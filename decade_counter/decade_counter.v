==> flow/design.v <==
module decade_counter(
  input        clock,
  input        reset,
  input        io_clock,
  input        io_load_n,
  input        io_clear_n,
  input        io_updown,
  input  [3:0] io_load_data,
  output [3:0] io_out
);
  reg [3:0] out;  
  wire [3:0] _out_T_1 = out + 4'h1;  
  wire [3:0] _GEN_2 = _out_T_1 % 4'ha;  
  wire [3:0] _out_T_2 = _GEN_2[3:0];  
  wire [3:0] _out_T_4 = out - 4'h1;  
  wire [3:0] _GEN_0 = out == 4'h0 ? 4'h9 : _out_T_4;  
  wire [3:0] _GEN_1 = io_updown ? _out_T_2 : _GEN_0;  
  assign io_out = out;  
  always @(posedge clock) begin
    if (reset) begin  
      out <= 4'h0;  
    end else if (io_clock) begin  
      if (~io_load_n) begin  
        out <= io_load_data;  
      end else if (~io_clear_n) begin  
        out <= 4'h0;  
      end else begin
        out <= _GEN_1;
      end
    end
  end
endmodule
* Reports on decade_counter *
What the tools print for decade_counter, step after step.
Lines are those of the file above, counted from 1.
Library cell names are shortened.
Not given: n/a

design
  top module = decade_counter
  clock = clock
  library = sky130hd
  library corner = tt_025C_1v80

* Word-level counts *
Source: Yosys, flattened and elaborated, memories not mapped. Widths are those after wreduce; folded enables and synchronous resets count as part of the registers. Registers that Yosys merges into a memory's read port (data or address) are not register bits. Print and check cells do not count. Equal cells are merged and count once.

cells by class
  muxes and demuxes = 4
  add/sub/neg operators = 2
  reductions and logical operators = 1
  divide/modulo/power cells = 1

operators by type and width
  cell                                                         number
  4-bit by 4-bit modulo with 4-bit output with constant B      1
  4-bit 2-to-1 mux                                             4
  4-bit by 1-bit adder with 4-bit output with constant B       1
  4-bit by 1-bit subtractor with 4-bit output with constant B  1
  4-bit logical NOT                                            1

bit counts
  flip-flop bits (word level) = 4
  bits of input ports = 10
  output and inout port bits = 4
  elaborated cells = 9

* Logic depth *
Yosys ltp: most cells in a row. Word level: on the elaborated netlist, between registers, memories and ports. Mapped: between sequential cells and ports; inverters and the memories' decode and read muxes count.

logic depth
  word-level depth = 5
  ABC_AREA = 0
  gate-level depth with buffers = 7
  gate-level depth less buffers = 7

* Netlist *
Source: synth_stat.txt of the flow (Yosys; design flattened, memories mapped). It holds for the ABC_AREA given above (unset counts as 0); a run with the other value may have another netlist.
Totals and module areas in this step are rounded.

cells by type
  cell type  number
  dfxtp_1    4
  ha_1       4
  nor2_1     8
  nand2b_1   4
  inv_1      6
  a21oi_1    4
  nand4_1    3
  xnor2_1    2
  nand3_1    3
  nand3b_1   2
  or4b_4     1
  a211oi_2   1
  buf_6      1
  nand2_1    3
  o311a_1    1
  or4b_1     1
  a21oi_2    1
  a31o_1     1

Other cell types: 12; their cells: 12.

mapped netlist
  buffers = 3
  sequential part of the area = 80.1 µm²
  flip-flop cells = 4
  standard cells after synthesis = 62
  chip area (Yosys) = 459 µm²

* Path before layout *
Path of least setup slack by OpenSTA after synthesis, without wires, with an ideal clock, recovery checks aside; 20% of the period is set as input and as output delay. Where synthesis merged equal registers, the netlist keeps one of their names.

path after synthesis
  kind = reg2reg
  from = reg out[0]
  to = reg out[2]
  period = 1730 ps
  path delay = 1574 ps
  path slack = 156 ps
  data arrival time = 1456 ps
  buffers on the path = 0
  time at the first pin = 0 ps
  driving pins on the path = 8
  synthesis period reached = 1574 ps

"path delay" = arrival - input delay + setup time.
"driving pins on the path" counts driving pins, that of a launching flip-flop among them; a cell with two outputs on the path counts twice.
"synthesis period reached" is the clock period less the worst setup slack; recovery checks do not enter. This is arithmetic on one report: input and output delays are still those of the set period (20% each).
The rows between start and end are the longest chain of elaborated cells between them; the timing report does not say that the signal goes this way. Where chains are equally long, one stands for them.
Each line given opens the expression or statement behind the cell; cells for indexed reads and writes are added by Yosys, which also makes memories of some case tables.
At most two assigning lines are given for a register; there are more.

on the way, after synthesis
  cells stage by stage = dfxtp_1 > inv_1 > ha_1 > inv_1 > ha_1 > nand4_1 > o221ai_1 > nor2_1
  cells in the longest elaborated chain = 5
  elaborated cells on any way between the ends = 8
  those cells by class = add/sub: 2; div: 1; mux: 4; reduce/logical: 1

RTL lines, path after synthesis
  element                                  RTL line  text
  start, declared                          11        reg [3:0] out;
  start, assigned                          24        out <= io_load_data;
  start, assigned                          28        out <= _GEN_1;
  4-bit by 1-bit adder with 4-bit output   12        wire [3:0] _out_T_1 = out + 4'h1;
  4-bit by 4-bit modulo with 4-bit output  13        wire [3:0] _GEN_2 = _out_T_1 % 4'ha;
  4-bit 2-to-1 mux                         17        wire [3:0] _GEN_1 = io_updown ? _out_T_2 : _GEN_0;
  4-bit 2-to-1 mux                         25        end else if (~io_clear_n) begin
  4-bit 2-to-1 mux                         23        if (~io_load_n) begin
  end, assigned                            24
  end, assigned                            28
  end, declared                            11

* Path in the finished layout *
From the final timing report of record 2: the path of least setup slack in the routed layout; clock arrival at registers is part of the times.
The report prints the path's times to 10 ps; the period is as set.

path after layout
  kind = reg2reg
  from = reg out[0]
  to = reg out[3]
  time at the first pin = 240 ps
  period = 1600 ps
  buffers on the path = 1
  data arrival time = 1710 ps
  path slack = 10 ps
  driving pins on the path = 6

The rows between start and end are the longest chain of elaborated cells between them; the timing report does not say that the signal goes this way. Where chains are equally long, one stands for them.
At most two assigning lines are given for a register; there are more.

on the way, after layout
  cells stage by stage = dfxtp_4 > buf_6 > or4b_4 > o311ai_4 > nor3_2 > o31a_1
  cells in the longest elaborated chain = 5
  elaborated cells on any way between the ends = 8
  those cells by class = add/sub: 2; div: 1; mux: 4; reduce/logical: 1

RTL lines, path after layout
  element                                  RTL line  text
  start, declared                          11        reg [3:0] out;
  start, assigned                          24        out <= io_load_data;
  start, assigned                          28        out <= _GEN_1;
  4-bit by 1-bit adder with 4-bit output   12        wire [3:0] _out_T_1 = out + 4'h1;
  4-bit by 4-bit modulo with 4-bit output  13        wire [3:0] _GEN_2 = _out_T_1 % 4'ha;
  4-bit 2-to-1 mux                         17        wire [3:0] _GEN_1 = io_updown ? _out_T_2 : _GEN_0;
  4-bit 2-to-1 mux                         25        end else if (~io_clear_n) begin
  4-bit 2-to-1 mux                         23        if (~io_load_n) begin
  end, assigned                            24
  end, assigned                            28
  end, declared                            11

==> results <==
Settings and measured results of 2 stored flow runs for module decade_counter (sky130hd), not sorted in any way. The constraints put input and output delay at 20% of the set period each and load the outputs with 0.01 pF.
"achieved clock period" = clock period - worst setup slack. The figure is calculated, with input and output delays left at 20% of the set period.
"worst setup path time" means the part of the period allowed to the worst setup path (the constraints hold back 20% at inputs and 20% at outputs) less its slack; where the path has registers, the arrival times of their clocks count too.
"power" rests on the timing tool's default activity at the inputs, not on a simulated workload.
"worst setup path time" is known to 10 ps.
Results are given in rounded form.

Record 1
==> flow/run.sh <==
#!/bin/bash
# the make line also repeats the synthesis and layout settings of config.mk as NAME=value (left out here)
make -C /OpenROAD-flow-scripts/flow DESIGN_CONFIG=/design/flow/config.mk WORK_HOME=/design/flow/orfs CLKGATE_MAP_FILE= finish
==> flow/config.mk <==
export PLATFORM = sky130hd
export DESIGN_NAME = decade_counter
export DESIGN_NICKNAME = decade_counter
export VERILOG_FILES = /design/flow/design.v
export SDC_FILE = /design/flow/constraint.sdc
export NUM_CORES = 4
export LEC_CHECK = 0
export CAP_MARGIN = 20
export CELL_PAD_IN_SITES_GLOBAL_PLACEMENT = 3
export CORE_MARGIN = 2
export CORE_UTILIZATION = 65
export GPL_TIMING_DRIVEN = 0
export PLACE_DENSITY = 0.71
export SETUP_SLACK_MARGIN = 0.36
export SLEW_MARGIN = 20
export TNS_END_PERCENT = 90
==> flow/constraint.sdc <==
create_clock -name core_clock -period 1.78 [get_ports {clock}]
set_input_delay 0.3560 -clock core_clock [delete_from_list [all_inputs] [get_ports {clock}]]
set_output_delay 0.3560 -clock core_clock [all_outputs]
set_load 0.01 [all_outputs]

==> results of record 1 <==
did not finish, floorplanning stopped with PDN-0185

Record 2
==> flow/run.sh <==
#!/bin/bash
# the make line also repeats the synthesis and layout settings of config.mk as NAME=value (left out here)
make -C /OpenROAD-flow-scripts/flow DESIGN_CONFIG=/design/flow/config.mk WORK_HOME=/design/flow/orfs CLKGATE_MAP_FILE= finish
==> flow/config.mk <==
export PLATFORM = sky130hd
export DESIGN_NAME = decade_counter
export DESIGN_NICKNAME = decade_counter
export VERILOG_FILES = /design/flow/design.v
export SDC_FILE = /design/flow/constraint.sdc
export NUM_CORES = 4
export LEC_CHECK = 0
export CAP_MARGIN = 5
export CELL_PAD_IN_SITES_GLOBAL_PLACEMENT = 0
export CORE_ASPECT_RATIO = 0.57
export CORE_MARGIN = 2
export CORE_UTILIZATION = 24
export MAX_ROUTING_LAYER = met5
export PLACE_DENSITY_LB_ADDON = 0.09
export SETUP_SLACK_MARGIN = 0.06
export SLEW_MARGIN = 20
export TNS_END_PERCENT = 5
==> flow/constraint.sdc <==
create_clock -name core_clock -period 1.6 [get_ports {clock}]
set_input_delay 0.3200 -clock core_clock [delete_from_list [all_inputs] [get_ports {clock}]]
set_output_delay 0.3200 -clock core_clock [all_outputs]
set_load 0.01 [all_outputs]

==> results of record 2 <==
chip area after synthesis (Yosys): 459 µm²
die area: 2290 µm²
standard-cell area of the final layout: 731 µm²
utilization: 42.5%
worst setup slack after layout: 7 ps
total negative slack: 0 ps
worst hold slack: 631 ps
power: 432 uW
achieved clock period: 1593 ps
worst setup path time: 1590 ps
worst setup path kind: reg2reg
