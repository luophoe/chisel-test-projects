==> flow/design.v <==
module ManyDynamicElementVecFir(
  input        clock,
  input        reset,
  input  [7:0] io_in,
  input  [7:0] io_consts_0,
  input  [7:0] io_consts_1,
  output [7:0] io_out
);
  reg [7:0] REG;  
  wire [15:0] muls_1_0 = io_in * io_consts_0;  
  wire [15:0] muls_1_1 = REG * io_consts_1;  
  wire [15:0] scan_1_1 = muls_1_1 + muls_1_0;  
  assign io_out = scan_1_1[7:0];  
  always @(posedge clock) begin
    REG <= io_in;  
  end
endmodule
**Step by step through the tools: ManyDynamicElementVecFir**

Tool output for the design above, in the order of the flow.
Line numbers count from 1 in the design file above.
Library cell names are shortened.
Not given: -

- Top: ManyDynamicElementVecFir
- Clock port: clock
- Library: sky130hd
- Corner: tt_025C_1v80

**Word-level counts**

Source: Yosys, flattened and elaborated, memories not mapped. Widths are those after wreduce; folded enables and synchronous resets count as part of the registers. Registers that Yosys merges into a memory's read port (data or address) are not register bits. Print and check cells do not count. Equal cells are merged and count once.

- Bits in registers: 8
- Output and inout port bits: 8

- Multipliers: 2
- $add $sub $neg: 1

Operators by type and width:

| kind | count |
|---|---|
| multiplier 8 x 8 -> 8 bit | 2 |
| adder 8 bit | 1 |

**Logic depth**

Depth = most cells in a row (Yosys ltp): at word level without a register or memory, in the mapped netlist without a sequential cell, where the memories' decode and read muxes count.

- Depth after elaboration: 2
- ABC_AREA: 1
- Mapped depth: 28

**After synthesis**

Yosys stat after the flow's synthesis: flattened, memories mapped to cells. It holds for the ABC_AREA given above (unset counts as 0); a run with the other value may have another netlist.

Cell types:

| cell | count | total area (um^2) |
|---|---|---|
| fa_1 | 31 | 620.595 |
| nand2_1 | 143 | 536.765 |
| ha_1 | 35 | 437.92 |
| inv_1 | 115 | 431.664 |
| dfxtp_1 | 8 | 160.154 |
| nand3_1 | 22 | 110.106 |
| xor2_1 | 5 | 43.792 |
| nand2_2 | 6 | 37.536 |
| buf_2 | 5 | 25.024 |
| nor2_1 | 5 | 18.768 |
| buf_4 | 2 | 15.014 |
| inv_2 | 3 | 11.261 |
| nand2_4 | 1 | 11.261 |
| a21oi_1 | 2 | 10.01 |
| xnor2_1 | 1 | 8.758 |
| a31oi_1 | 1 | 6.256 |
| nand4_1 | 1 | 6.256 |
| nor3_1 | 1 | 5.005 |

- Chip area (Yosys): 2496.1 um^2
- Buffer cells: 7
- Sequential part of the area: 160.2 um^2
- Standard cells after synthesis: 387
- Mapped flip-flops: 8

**Timing after synthesis**

OpenSTA on the mapped netlist: ideal clock, no wires. The path of least setup slack (recovery checks aside). Input and output delay are each 20% of the period. Register names are those of the netlist, which keeps one name where synthesis merged equal registers.

- Kind: input to output
- From: input port io_in[1]
- To: output port io_out[7]
- Required time: 7.752 ns
- Arrival: 6.373 ns
- Delay of the path: 4.435 ns
- Buffers on the path: 1
- Clock period: 9.69 ns
- Stages on the path: 25
- Output delay: 1.938 ns
- Slack: 1.379 ns
- Synthesis period reached: 8.311 ns

"delay of the path" = arrival - input delay + setup time.
At an output port there is no setup time.
"stages on the path": output pins that drive a net of the path, with the launching flip-flop's if there is one; two outputs of one cell count as two.
"synthesis period reached" = period - worst setup slack (recovery checks aside). The figure is calculated, with input and output delays left at 20% of the set period.
The rows between start and end are the longest chain of elaborated cells between them; the timing report does not say that the signal goes this way. Where chains are equally long, one stands for them.
Each line given opens the expression or statement behind the cell; cells for indexed reads and writes are added by Yosys, which also makes memories of some case tables.

- Path through: buf_2 -> nand2_1 -> fa_1 -> fa_1 -> fa_1 -> inv_1 -> fa_1 -> fa_1 -> inv_1 -> fa_1 -> inv_1 -> ha_1 -> nand2_1 -> inv_1 -> nand2_1 -> nand2_1 -> nor2_1 -> nand3_1 -> nand2_1 -> nand3_1 -> nand2_2 -> inv_1 -> nand3_1 -> nand2_1 -> inv_1
- Cells in the longest elaborated chain: 2
- Elaborated cells between the ends (all ways): 2
- Source lines of those cells: 2
- Classes of those cells: add/sub: 1; mul: 1

RTL lines, path post-synthesis:

| element | line | source |
|---|---|---|
| start, declared | 4 | `input  [7:0] io_in,` |
| multiplier 8 x 8 -> 8 bit | 10 | `wire [15:0] muls_1_0 = io_in * io_consts_0;` |
| adder 8 bit | 12 | `wire [15:0] scan_1_1 = muls_1_1 + muls_1_0;` |
| end, declared | 7 | `output [7:0] io_out` |

**Worst path after layout**

From the final timing report of flow run B: the path of least setup slack in the routed layout; clock arrival at registers is part of the times.

- Kind: input to output
- From: input port io_consts_1[6]
- To: output port io_out[7]
- Clock period: 7.54 ns
- Stages on the path: 27
- Slack: -0.03 ns
- Arrival: 6.06 ns
- Output delay: 1.51 ns
- Required time: 6.03 ns
- Buffers on the path: 2

The rows between start and end are the longest chain of elaborated cells between them; the timing report does not say that the signal goes this way. Where chains are equally long, one stands for them.

- Path through: buf_8 -> nand2_4 -> fa_1 -> fa_1 -> fa_1 -> inv_2 -> fa_1 -> fa_1 -> inv_2 -> fa_1 -> inv_2 -> ha_4 -> nand2_4 -> inv_2 -> nand2_2 -> nand2_1 -> nor2_1 -> nand3_1 -> nand2_2 -> inv_2 -> nand2_2 -> nand2_2 -> inv_1 -> nand3_1 -> nand2_1 -> inv_2 -> buf_6
- Cells in the longest elaborated chain: 2
- Elaborated cells between the ends (all ways): 2
- Source lines of those cells: 2
- Classes of those cells: add/sub: 1; mul: 1

RTL lines, path after layout:

| element | line | source |
|---|---|---|
| start, declared | 6 | `input  [7:0] io_consts_1,` |
| multiplier 8 x 8 -> 8 bit | 11 | `wire [15:0] muls_1_1 = REG * io_consts_1;` |
| adder 8 bit | 12 | `wire [15:0] scan_1_1 = muls_1_1 + muls_1_0;` |
| end, declared | 7 | `output [7:0] io_out` |

Measured data: module ManyDynamicElementVecFir, platform sky130hd, 2 stored runs of the flow under differing settings, order arbitrary. Input and output delays are each 20% of the period that was set; the output load is 0.01 pF.
"achieved period" is the run's clock period less its worst setup slack. It is reckoned from that one timing run; input and output delays stay at 20% of the period that was set.

### Flow run A

==> flow/run.sh <==
#!/bin/bash
# the make line also repeats the synthesis and layout settings of config.mk as NAME=value (left out here)
make -C /OpenROAD-flow-scripts/flow DESIGN_CONFIG=/design/flow/config.mk WORK_HOME=/design/flow/orfs CLKGATE_MAP_FILE= finish
==> flow/config.mk <==
export PLATFORM = sky130hd
export DESIGN_NAME = ManyDynamicElementVecFir
export DESIGN_NICKNAME = ManyDynamicElementVecFir
export VERILOG_FILES = /design/flow/design.v
export SDC_FILE = /design/flow/constraint.sdc
export NUM_CORES = 4
export LEC_CHECK = 0
export CAP_MARGIN = 0
export CELL_PAD_IN_SITES_DETAIL_PLACEMENT = 0
export CELL_PAD_IN_SITES_GLOBAL_PLACEMENT = 3
export CORE_ASPECT_RATIO = 0.99
export CORE_MARGIN = 8
export CORE_UTILIZATION = 72
export CTS_CLUSTER_SIZE = 51
export MAX_ROUTING_LAYER = met4
export SETUP_SLACK_MARGIN = -0.92
export SLEW_MARGIN = 20
export TNS_END_PERCENT = 20
==> flow/constraint.sdc <==
create_clock -name core_clock -period 12.2 [get_ports {clock}]
set_input_delay 2.4400 -clock core_clock [delete_from_list [all_inputs] [get_ports {clock}]]
set_output_delay 2.4400 -clock core_clock [all_outputs]
set_load 0.01 [all_outputs]

Outcome of flow run A: unfinished; error GPL-0301 in placement

### Flow run B

==> flow/run.sh <==
#!/bin/bash
# the make line also repeats the synthesis and layout settings of config.mk as NAME=value (left out here)
make -C /OpenROAD-flow-scripts/flow DESIGN_CONFIG=/design/flow/config.mk WORK_HOME=/design/flow/orfs CLKGATE_MAP_FILE= finish
==> flow/config.mk <==
export PLATFORM = sky130hd
export DESIGN_NAME = ManyDynamicElementVecFir
export DESIGN_NICKNAME = ManyDynamicElementVecFir
export VERILOG_FILES = /design/flow/design.v
export SDC_FILE = /design/flow/constraint.sdc
export NUM_CORES = 4
export LEC_CHECK = 0
export ABC_AREA = 1
export CAP_MARGIN = 20
export CELL_PAD_IN_SITES_GLOBAL_PLACEMENT = 1
export CORE_MARGIN = 4
export CORE_UTILIZATION = 24
export HOLD_SLACK_MARGIN = 0.02
export MAX_ROUTING_LAYER = met4
export MIN_ROUTING_LAYER = met2
export PLACE_DENSITY_LB_ADDON = 0.18
export SETUP_SLACK_MARGIN = 1.55
export SLEW_MARGIN = 20
==> flow/constraint.sdc <==
create_clock -name core_clock -period 7.54 [get_ports {clock}]
set_input_delay 1.5080 -clock core_clock [delete_from_list [all_inputs] [get_ports {clock}]]
set_output_delay 1.5080 -clock core_clock [all_outputs]
set_load 0.01 [all_outputs]

Results of flow run B:
- Post-route worst hold slack: 1.482 ns
- Achieved period: 7.566 ns
- Setup slack of the critical path: -0.026 ns
- Utilization of the finished layout: 0.377
- Die footprint: 12096.7 um^2
- Total negative setup slack: -0.026 ns
- Standard-cell area after layout: 3752.3 um^2
- Cell area after synthesis: 2496.1 um^2
